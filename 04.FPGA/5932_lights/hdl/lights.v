==> flow/design.v <==
module paomadeng(rst,clk,sel,led);
input rst,clk;
input[1:0]sel;
output[7:0]led;
reg[7:0]led;
reg[7:0]led_r,led_r1;
reg cnt1,dir;
reg[2:0]cnt2;
reg[1:0]cnt3;
always@(posedge clk)
begin
 if(rst)begin cnt1<=0;cnt2<=0;cnt3<=0;dir<=0;end
 else
  case(sel)
   2'b00:
    begin
     led_r=8'b01010101;
     if(cnt1==0)led<=led_r;
     else led <=led_r<<1;
     cnt1<=cnt1+1;
    end
   2'b01:
   begin
   if(!dir)
    begin
     if(cnt2==0)
      begin 
      led_r=8'b00000001;led<=led_r;
      end
     else begin led<=(led<<1)+led_r;end
     if(cnt2==7)begin dir<=~dir;end
     cnt2<=cnt2+1;
    end
   else
    begin
     if(cnt2==0)
      begin
      led_r=8'b11111110;led<=led_r;
      end
     else begin led<=led<<1;end
     if(cnt2==7)begin dir<=~dir;end
     cnt2<=cnt2+1;
    end
   end
   2'b10:
    begin
     if(!dir)
      begin
       if(cnt3==0)begin led_r=8'b00000001;led_r1=8'b10000000;end
       else
        begin
         led_r=(led_r<<1)|led_r;
         led_r1=(led_r1>>1)|led_r1;
        end
       led<=led_r|led_r1;
       if(cnt3==3)begin dir<=~dir;end
       cnt3<=cnt3+1;
      end
     else
      begin
       if(cnt3==0)begin led_r=8'b11111110;led_r1=8'b01111111;end
       else begin led_r=led_r<<1;led_r1=led_r1>>1;end
       led<=led_r&led_r1;
       if(cnt3==3)begin dir<=~dir;end
       cnt3<=cnt3+1;
      end
    end
   default:;
  endcase
end
endmodule
======== From RTL to reports: paomadeng ========
What the tools print for paomadeng, step after step.
Line numbers count from 1 in the design file above.
Operators carry their Yosys type and port widths (W data, S select, Z words).
Cell names lack the library's common part.
A cell with -- has no value.
inputs
  top ..................................... paomadeng
  clock port .............................. clk
  standard-cell library ................... sky130hd
  library corner .......................... tt_025C_1v80

======== Elaborated design ========
Source: Yosys, flattened and elaborated, memories not mapped. Widths are those after wreduce. Registers that Yosys merges into a memory's read port (data or address) are not register bits. Print and check cells do not count. Equal cells are merged and count once.
storage and ports
  register bits ........................... 31
  input port bits ......................... 4
  output and inout port bits .............. 8
  word-level cells ........................ 65
operators by class
  add/sub/neg operators ................... 4
  eq/ne operators ......................... 5
  multiplexer cells ....................... 35
  bitwise gates (word level) .............. 6
  reductions and logical operators ........ 8
operator list
  kind                   count
  $mux W8                25
  $pmux W8 S3            2
  $or A8 B8 Y8           2
  $or A7 B8 Y8           1
  $add A8 B8 Y8          1
  $and A8 B8 Y8          1
  $mux W7                1
  $mux W1                6
  $eq A2 B2 Y1 const B   2
  $logic_not A2 Y1       2
  $reduce_and A2 Y1      2
  $add A3 B1 Y3 const B  1
  $eq A3 B3 Y1 const B   1
  $logic_not A3 Y1       1
  $reduce_and A3 Y1      1
  $reduce_bool A3 Y1     1
  $not A1 Y1             2
  $add A2 B1 Y2 const B  1
  $eq A2 B1 Y1 const B   1
  $ne A2 B2 Y1 const B   1
  $reduce_bool A2 Y1     1
  $pmux W1 S2            1
  $add A1 B1 Y1 const B  1

======== Longest topological paths ========
Depth = most cells in a row (Yosys ltp): at word level without a register or memory, in the mapped netlist without a sequential cell, where the memories' decode and read muxes count.
logic depth
  word-level depth ........................ 8
  ABC_AREA ................................ 1
  depth in mapped cells ................... 11
  depth with buffers taken out ............ 11

======== After synthesis ========
Yosys stat after the flow's synthesis: flattened, memories mapped to cells. It holds for the ABC_AREA given above (unset counts as 0); a run with the other value may have another netlist.
Totals and module areas in this step are rounded.
mapped netlist
  standard cells after synthesis .......... 262
  mapped area ............................. 2080 sq um
  sequential part of the area ............. 861 sq um
  flip-flop cells ......................... 31
  buffer cells ............................ 7
cells by type
  cell type  count  area in all (sq um)
  edfxtp_1   24     720.691
  nor2_1     51     191.434
  ha_1       15     187.68
  nand2_1    42     157.651
  a21oi_1    28     140.134
  dfxtp_1    7      140.134
  o21ai_0    19     95.091
  inv_1      25     93.84
  nand3_1    11     55.053
  a31oi_1    4      25.024
  buf_6      2      22.522
  nor2_4     2      22.522
  fa_1       1      20.019
  xnor2_1    2      17.517
  a211oi_1   2      15.014
  buf_2      3      15.014
  nand3b_1   2      15.014
  nor3_1     3      15.014
Not listed: further types 14, cells in them 19.

======== Timing after synthesis ========
OpenSTA on the mapped netlist: ideal clock, no wires. The path of least setup slack (recovery checks aside). Input and output delay are each 20% of the period. Register names are those of the netlist, which keeps one name where synthesis merged equal registers.
path post-synthesis
  path kind ............................... input to register
  from .................................... input rst
  to ...................................... register led_r[0]
  clock period ............................ 3.66 ns
  input delay ............................. 0.732 ns
  setup time .............................. 0.330 ns
  launch time at the first pin ............ 0.732 ns
  data arrival time ....................... 1.684 ns
  data required time ...................... 3.330 ns
  path slack .............................. 1.646 ns
  delay of the path ....................... 1.282 ns
  stages on the path ...................... 3
  path buffers ............................ 1
  synthesis period reached ................ 2.014 ns
"delay of the path" is the arrival time less input delay plus setup time.
"stages on the path": output pins that drive a net of the path, with the launching flip-flop's if there is one; two outputs of one cell count as two.
"synthesis period reached" = period - worst setup slack (recovery checks aside). The figure is calculated, with input and output delays left at 20% of the set period.
Between the ends stands the longest chain of elaborated cells between them, by number of cells; it is not shown to be the way that was timed. Of several equally long chains one is given.
Each line given opens the expression or statement behind the cell; cells for indexed reads and writes are added by Yosys, which also makes memories of some case tables.
A register here has more assigning lines than the two given.
The path ends at the enable pin of a flip-flop; only ways to that pin are counted.
between the ends, post-synthesis
  cell sequence ........................... clkbuf_1 nor2_1 o21a_1
  length of the longest elaborated chain .. 2
  elaborated cells on any way between the ends .. 2
  source lines of those cells ............. 0
  classes of those cells .................. logic (1); reduce/logical (1)
RTL lines, path post-synthesis
  item                RTL line  text
  start: declaration  2         input rst,clk;
  $not A1 Y1          --
  $reduce_and A3 Y1   --
  end: assignment     52        led_r=(led_r<<1)|led_r;
  end: assignment     62        else begin led_r=led_r<<1;led_r1=led_r1>>1;end
  end: declaration    6         reg[7:0]led_r,led_r1;

======== Worst path after layout ========
From the final timing report of flow run 2: the path of least setup slack in the routed layout; clock arrival at registers is part of the times.
path after layout
  path kind ............................... input to register
  from .................................... input sel[0]
  to ...................................... register led_r[7]
  clock period ............................ 3.65 ns
  input delay ............................. 0.73 ns
  setup time .............................. 0.35 ns
  launch time at the first pin ............ 0.73 ns
  data arrival time ....................... 2.52 ns
  data required time ...................... 3.58 ns
  path slack .............................. 1.06 ns
  stages on the path ...................... 4
  path buffers ............................ 1
Between the ends stands the longest chain of elaborated cells between them, by number of cells; it is not shown to be the way that was timed. Of several equally long chains one is given.
A register here has more assigning lines than the two given.
The path ends at the enable pin of a flip-flop; only ways to that pin are counted.
between the ends, after layout
  cell sequence ........................... clkdlybuf4s50_1 ha_1 nor2_1 o21a_1
  length of the longest elaborated chain .. 3
  elaborated cells on any way between the ends .. 6
  source lines of those cells ............. 1
  classes of those cells .................. eq/ne (3); reduce/logical (3)
RTL lines, path after layout
  item                RTL line  text
  start: declaration  3         input[1:0]sel;
  $eq A2 B1 Y1        14        case(sel)
  $ne A2 B2 Y1        --
  $reduce_and A3 Y1   --
  end: assignment     52        led_r=(led_r<<1)|led_r;
  end: assignment     62        else begin led_r=led_r<<1;led_r1=led_r1>>1;end
  end: declaration    6         reg[7:0]led_r,led_r1;

FLOW RESULTS
============

Stored flow runs of paomadeng (2 of them; Yosys, OpenROAD, sky130hd). They differ in their settings and are not a sequence. Constraints: input delay and output delay 20% of the set period each, output load 0.01 pF.
By "achieved period" is meant the clock period of the run minus its worst setup slack. This is arithmetic on one report: input and output delays are still those of the set period (20% each).
By "critical setup path time" is meant the share of the clock period that the worst setup path is allowed (20% is reserved at inputs, 20% at outputs), minus its slack. Clock arrival times at its registers enter into it.
By "total power of the final layout" is meant OpenSTA's value without simulated activity: inputs other than the clock are taken to toggle once in ten clock periods, and the tool carries that through the logic.
Values from the reports are rounded here.

---- flow run 1 ----
settings
  period_ns = 1.51
  CORE_UTILIZATION = 59
  CORE_ASPECT_RATIO = 0.67
  CORE_MARGIN = 10
  CELL_PAD_IN_SITES_GLOBAL_PLACEMENT = 3
  CAP_MARGIN = 20
  MIN_ROUTING_LAYER = met1
  MAX_ROUTING_LAYER = met4
  SLEW_MARGIN = 20
results
  incomplete, placement halted on GPL-0301

---- flow run 2 ----
settings
  period_ns = 3.65
  CORE_UTILIZATION = 26
  CORE_ASPECT_RATIO = 0.7
  CORE_MARGIN = 10
  CELL_PAD_IN_SITES_DETAIL_PLACEMENT = 0
  TNS_END_PERCENT = 55
  ABC_AREA = 1
  GPL_TIMING_DRIVEN = 0
  CTS_CLUSTER_SIZE = 40
  MAX_ROUTING_LAYER = met4
  CAP_MARGIN = 20
  SLEW_MARGIN = 20
results
  utilization in the final report ......... 31.2 %
  area of the standard cells in the finished layout .. 2440 sq um
  setup total negative slack .............. 0.000 ns
  critical setup path time ................ 1.86 ns
  worst setup path kind ................... input to register
  achieved period ......................... 2.595 ns
  worst setup slack after layout .......... 1.06 ns
  worst hold slack after layout ........... 0.484 ns
  post-synthesis cell area ................ 2080 sq um
  total power of the final layout ......... 1.07 mW
  overall die area ........................ 12000 sq um
